==> flow/design.v <==
`timescale 1ns/1ps
module MBGD_DOT_PROD_CALC
  #(parameter
      N = 8, 
      N_bit = 3,  
      DW1 = 8, 
      DW2 = 8  
  )
  (
      input clk,
      input resetn,
      input enable,
      input wire[(DW1 * N) -1 : 0] inp1,
      input wire[(DW2 * N) -1 : 0] inp2,
      output reg [(DW1+DW2)*N -1: 0]dot_products   
  );
  always @ (posedge clk or  negedge resetn)
  begin
    if(!resetn) begin
    dot_products <= 0;
     end
      else if (enable == 1) begin 
        #12      
        dot_products[(DW1+DW2)*(1)- 1 :0]  <=  (inp1[DW1 - 1 : 0] * inp2[DW2 - 1 : 0]);;
        dot_products[(DW1+DW2)*(N-6)-1:(DW1+DW2)] <=  inp1[ (1 + 1) * DW1 - 1 : 1 * DW1 ] * inp2[ (1 + 1) * DW2 - 1 : 1 * DW2 ];
        dot_products[(DW1+DW2)*(N-5)-1:(DW1+DW2)*(N-6)] <=  inp1[ (2 + 1) * DW1 - 1 : 2 * DW1 ] * inp2[ (2 + 1) * DW2 - 1 : 2 * DW2 ];
        dot_products[(DW1+DW2)*(N-4)-1:(DW1+DW2)*(N-5)] <=  inp1[ (3 + 1) * DW1 - 1 : 3 * DW1 ] * inp2[ (3 + 1) * DW2 - 1 : 3 * DW2 ];
        dot_products[(DW1+DW2)*(N-3)-1:(DW1+DW2)*(N-4)] <=  inp1[ (4 + 1) * DW1 - 1 : 4 * DW1 ] * inp2[ (4 + 1) * DW2 - 1 : 4 * DW2 ];
        dot_products[(DW1+DW2)*(N-2)-1:(DW1+DW2)*(N-3)] <=  inp1[ (5 + 1) * DW1 - 1 : 5 * DW1 ] * inp2[ (5 + 1) * DW2 - 1 : 5 * DW2 ];
        dot_products[(DW1+DW2)*(N-1)-1:(DW1+DW2)*(N-2)] <=  inp1[ (6 + 1) * DW1 - 1 : 6 * DW1 ] * inp2[ (6 + 1) * DW2 - 1 : 6 * DW2 ];
        dot_products[(DW1+DW2)*(N-0)-1:(DW1+DW2)*(N-1)] <=  inp1[ (7 + 1) * DW1 - 1 : 7 * DW1 ] * inp2[ (7 + 1) * DW2 - 1 : 7 * DW2 ];
     end
   end
endmodule
# == Tool chain data of MBGD_DOT_PROD_CALC ==
# Tool output for the design above, in the order of the flow.
# Lines are those of the file above, counted from 1.
# Operators carry their Yosys type and port widths (W data, S select, Z words).
# Not given: --
# inputs
top,MBGD_DOT_PROD_CALC
clock_port,clk
lib,sky130hd
lib_corner,tt_025C_1v80

# == Elaborated design ==
# Yosys after proc, flatten, opt, wreduce and memory -nomap, before mapping. Enables and synchronous resets that opt folds into registers are not counted as muxes. Memory bits, and registers merged into a memory's read port (data or address), are not among the register bits. Print and check cells are not counted. Equal cells are merged and count once.
# bits
wordCells,16
regBits,128
out_inout_bits,128
# classes
mul,8
# ops
op,n
$mul A8 B8 Y16,8

# == Depth ==
# Longest topological path by Yosys (ltp), each cell counted once; first at word level (registers and memories cut), then after technology mapping (sequential cells cut; the memories' decode and read muxes count).
# depth
word_depth,1
abc_area,1
depth_mapped,21
ltp_nobuf,20

# == Synthesis result ==
# Yosys stat after the flow's synthesis: flattened, memories mapped to cells. It holds for the ABC_AREA given above (unset counts as 0); a run with the other value may have another netlist.
# The area totals of this step are shown rounded.
# types
type,n
sky130_fd_sc_hd__fa_1,288
sky130_fd_sc_hd__nand2_1,1177
sky130_fd_sc_hd__inv_1,1038
sky130_fd_sc_hd__ha_1,288
sky130_fd_sc_hd__dfrtp_1,128
sky130_fd_sc_hd__nand3_1,131
sky130_fd_sc_hd__clkbuf_1,121
sky130_fd_sc_hd__o21ai_0,51
sky130_fd_sc_hd__a21oi_1,49
sky130_fd_sc_hd__nor2_1,64
sky130_fd_sc_hd__xnor2_1,24
sky130_fd_sc_hd__nand4_1,32
sky130_fd_sc_hd__buf_2,34
sky130_fd_sc_hd__nand2_2,20
sky130_fd_sc_hd__nand3_2,8
sky130_fd_sc_hd__nor3_1,16
sky130_fd_sc_hd__xor2_1,7
sky130_fd_sc_hd__nand3b_1,8
# Not listed: further types 6, cells in them 21.
# mapped
flip_flops,128
mapped_cells,3505
mapped_area_um2,23900
seqArea_um2,3200

# == Timing after synthesis ==
# Source: OpenSTA report_checks on the synthesized netlist (no wires, ideal clock, input and output delay 20% of the period each), path of least setup slack; recovery checks are left aside. Register names are those of the netlist, which keeps one name where synthesis merged equal registers.
# synth_path
path_kind,input to register
from,input inp1[61]
to,register (no name shown)
stages,19
setup_ns,0.117
arrival_ns,4.424
period_ns,5.54
setup_slack_ns,0.999
required_time_ns,5.423
path_delay_ns,3.433
period_less_setup_slack_ns,4.541
# "path_delay_ns" = arrival - input delay + setup time.
# "stages": output pins that drive a net of the path, with the launching flip-flop's if there is one; two outputs of one cell count as two.
# "period_less_setup_slack_ns" is the clock period less the worst setup slack; recovery checks do not enter. This is arithmetic on one report: input and output delays are still those of the set period (20% each).
# The rows between start and end are the longest chain of elaborated cells between them; the timing report does not say that the signal goes this way. Where chains are equally long, one stands for them.
# Each line given opens the expression or statement behind the cell; cells for indexed reads and writes are added by Yosys, which also makes memories of some case tables.
# synth_via
cell_sequence,sky130_fd_sc_hd__clkbuf_1 > sky130_fd_sc_hd__nand2_1 > sky130_fd_sc_hd__fa_1 > sky130_fd_sc_hd__fa_1 > sky130_fd_sc_hd__inv_1 > sky130_fd_sc_hd__fa_1 > sky130_fd_sc_hd__inv_1 > sky130_fd_sc_hd__fa_1 > sky130_fd_sc_hd__inv_1 > sky130_fd_sc_hd__ha_1 > sky130_fd_sc_hd__nand2_1 > sky130_fd_sc_hd__inv_1 > sky130_fd_sc_hd__nand2_1 > sky130_fd_sc_hd__nor2_1 > sky130_fd_sc_hd__nand2_1 > sky130_fd_sc_hd__nand3_1 > sky130_fd_sc_hd__nand2_1 > sky130_fd_sc_hd__nand3_1 > sky130_fd_sc_hd__nand2_1
elab_chain_len,1
cone_cells,1
classes_between,1 x mul
# synth_rtl
item,line_no,text
start: declaration,13,"input wire[(DW1 * N) -1 : 0] inp1,"
$mul A8 B8 Y16,31,
end: assignment,20,
end: assignment,31,
end: declaration,15,

# == Path in the finished layout ==
# Path of least setup slack in the final report of flow run 1 (OpenROAD, finished layout, wires in). Where an end is a register, its clock arrival counts in the times.
# layout_path
path_kind,input to register
from,input inp1[61]
to,register (no name shown)
period_ns,7.6
required_time_ns,8.02
arrival_ns,5.44
stages,19
setup_slack_ns,2.57
setup_ns,0.10
# The rows between start and end are the longest chain of elaborated cells between them; the timing report does not say that the signal goes this way. Where chains are equally long, one stands for them.
# layout_via
cell_sequence,sky130_fd_sc_hd__clkbuf_1 > sky130_fd_sc_hd__nand2_1 > sky130_fd_sc_hd__fa_1 > sky130_fd_sc_hd__fa_1 > sky130_fd_sc_hd__inv_1 > sky130_fd_sc_hd__fa_1 > sky130_fd_sc_hd__inv_1 > sky130_fd_sc_hd__fa_1 > sky130_fd_sc_hd__inv_1 > sky130_fd_sc_hd__ha_1 > sky130_fd_sc_hd__nand2_1 > sky130_fd_sc_hd__inv_1 > sky130_fd_sc_hd__nand2_1 > sky130_fd_sc_hd__nor2_1 > sky130_fd_sc_hd__nand2_1 > sky130_fd_sc_hd__nand3_1 > sky130_fd_sc_hd__nand2_1 > sky130_fd_sc_hd__nand3_1 > sky130_fd_sc_hd__nand2_1
elab_chain_len,1
cone_cells,1
classes_between,1 x mul
# layout_rtl
item,line_no,text
start: declaration,13,"input wire[(DW1 * N) -1 : 0] inp1,"
$mul A8 B8 Y16,31,
end: assignment,20,
end: assignment,31,
end: declaration,15,

# Record of 2 stored runs of the RTL-to-layout flow on MBGD_DOT_PROD_CALC, platform sky130hd. The runs are unordered. Constraints: input delay and output delay 20% of the set period each, output load 0.01 pF.
# By "achieved_clock_period_ns" is meant the clock period of the run minus its worst setup slack. This is arithmetic on one report: input and output delays are still those of the set period (20% each).
# "worst_setup_path_time_ns" means the part of the period allowed to the worst setup path (the constraints hold back 20% at inputs and 20% at outputs) less its slack; where the path has registers, the arrival times of their clocks count too.
# By "power_total_mw" is meant OpenSTA's value without simulated activity: inputs other than the clock are taken to toggle once in ten clock periods, and the tool carries that through the logic.
# Values from the reports are rounded here.
# Among the settings, - means not set for that run.
# Among the results, - means that no value is shown for the run.
stored run,period_ns,CORE_UTILIZATION,SETUP_SLACK_MARGIN,PLACE_DENSITY_LB_ADDON,CELL_PAD_IN_SITES_GLOBAL_PLACEMENT,TNS_END_PERCENT,ABC_AREA,GPL_TIMING_DRIVEN,SLEW_MARGIN,CAP_MARGIN,CORE_MARGIN,CORE_ASPECT_RATIO,CELL_PAD_IN_SITES_DETAIL_PLACEMENT,CTS_CLUSTER_SIZE,MAX_ROUTING_LAYER,worst_setup_path_time_ns,path_kind,layout_stdcell_area_um2,die_um2,setup_tns_ns,final_setup_ws_ns,post_synth_area_um2,achieved_clock_period_ns,power_total_mw,util_pct,hold_worst_slack_ns
flow run 1,7.6,17,1.42,0.19,3,60,1,0,30,20,2,-,-,-,-,3.51,input to register,28200,143000,0.000,2.57,23900,5.028,7.20,20.2,0.470
flow run 2,4.8,72,0.98,0.16,-,25,-,-,20,20,2,0.57,0,36,met5,-,-,-,-,-,-,-,-,-,-,-
# Flow run 2: unfinished; error GRT-0232 in routing
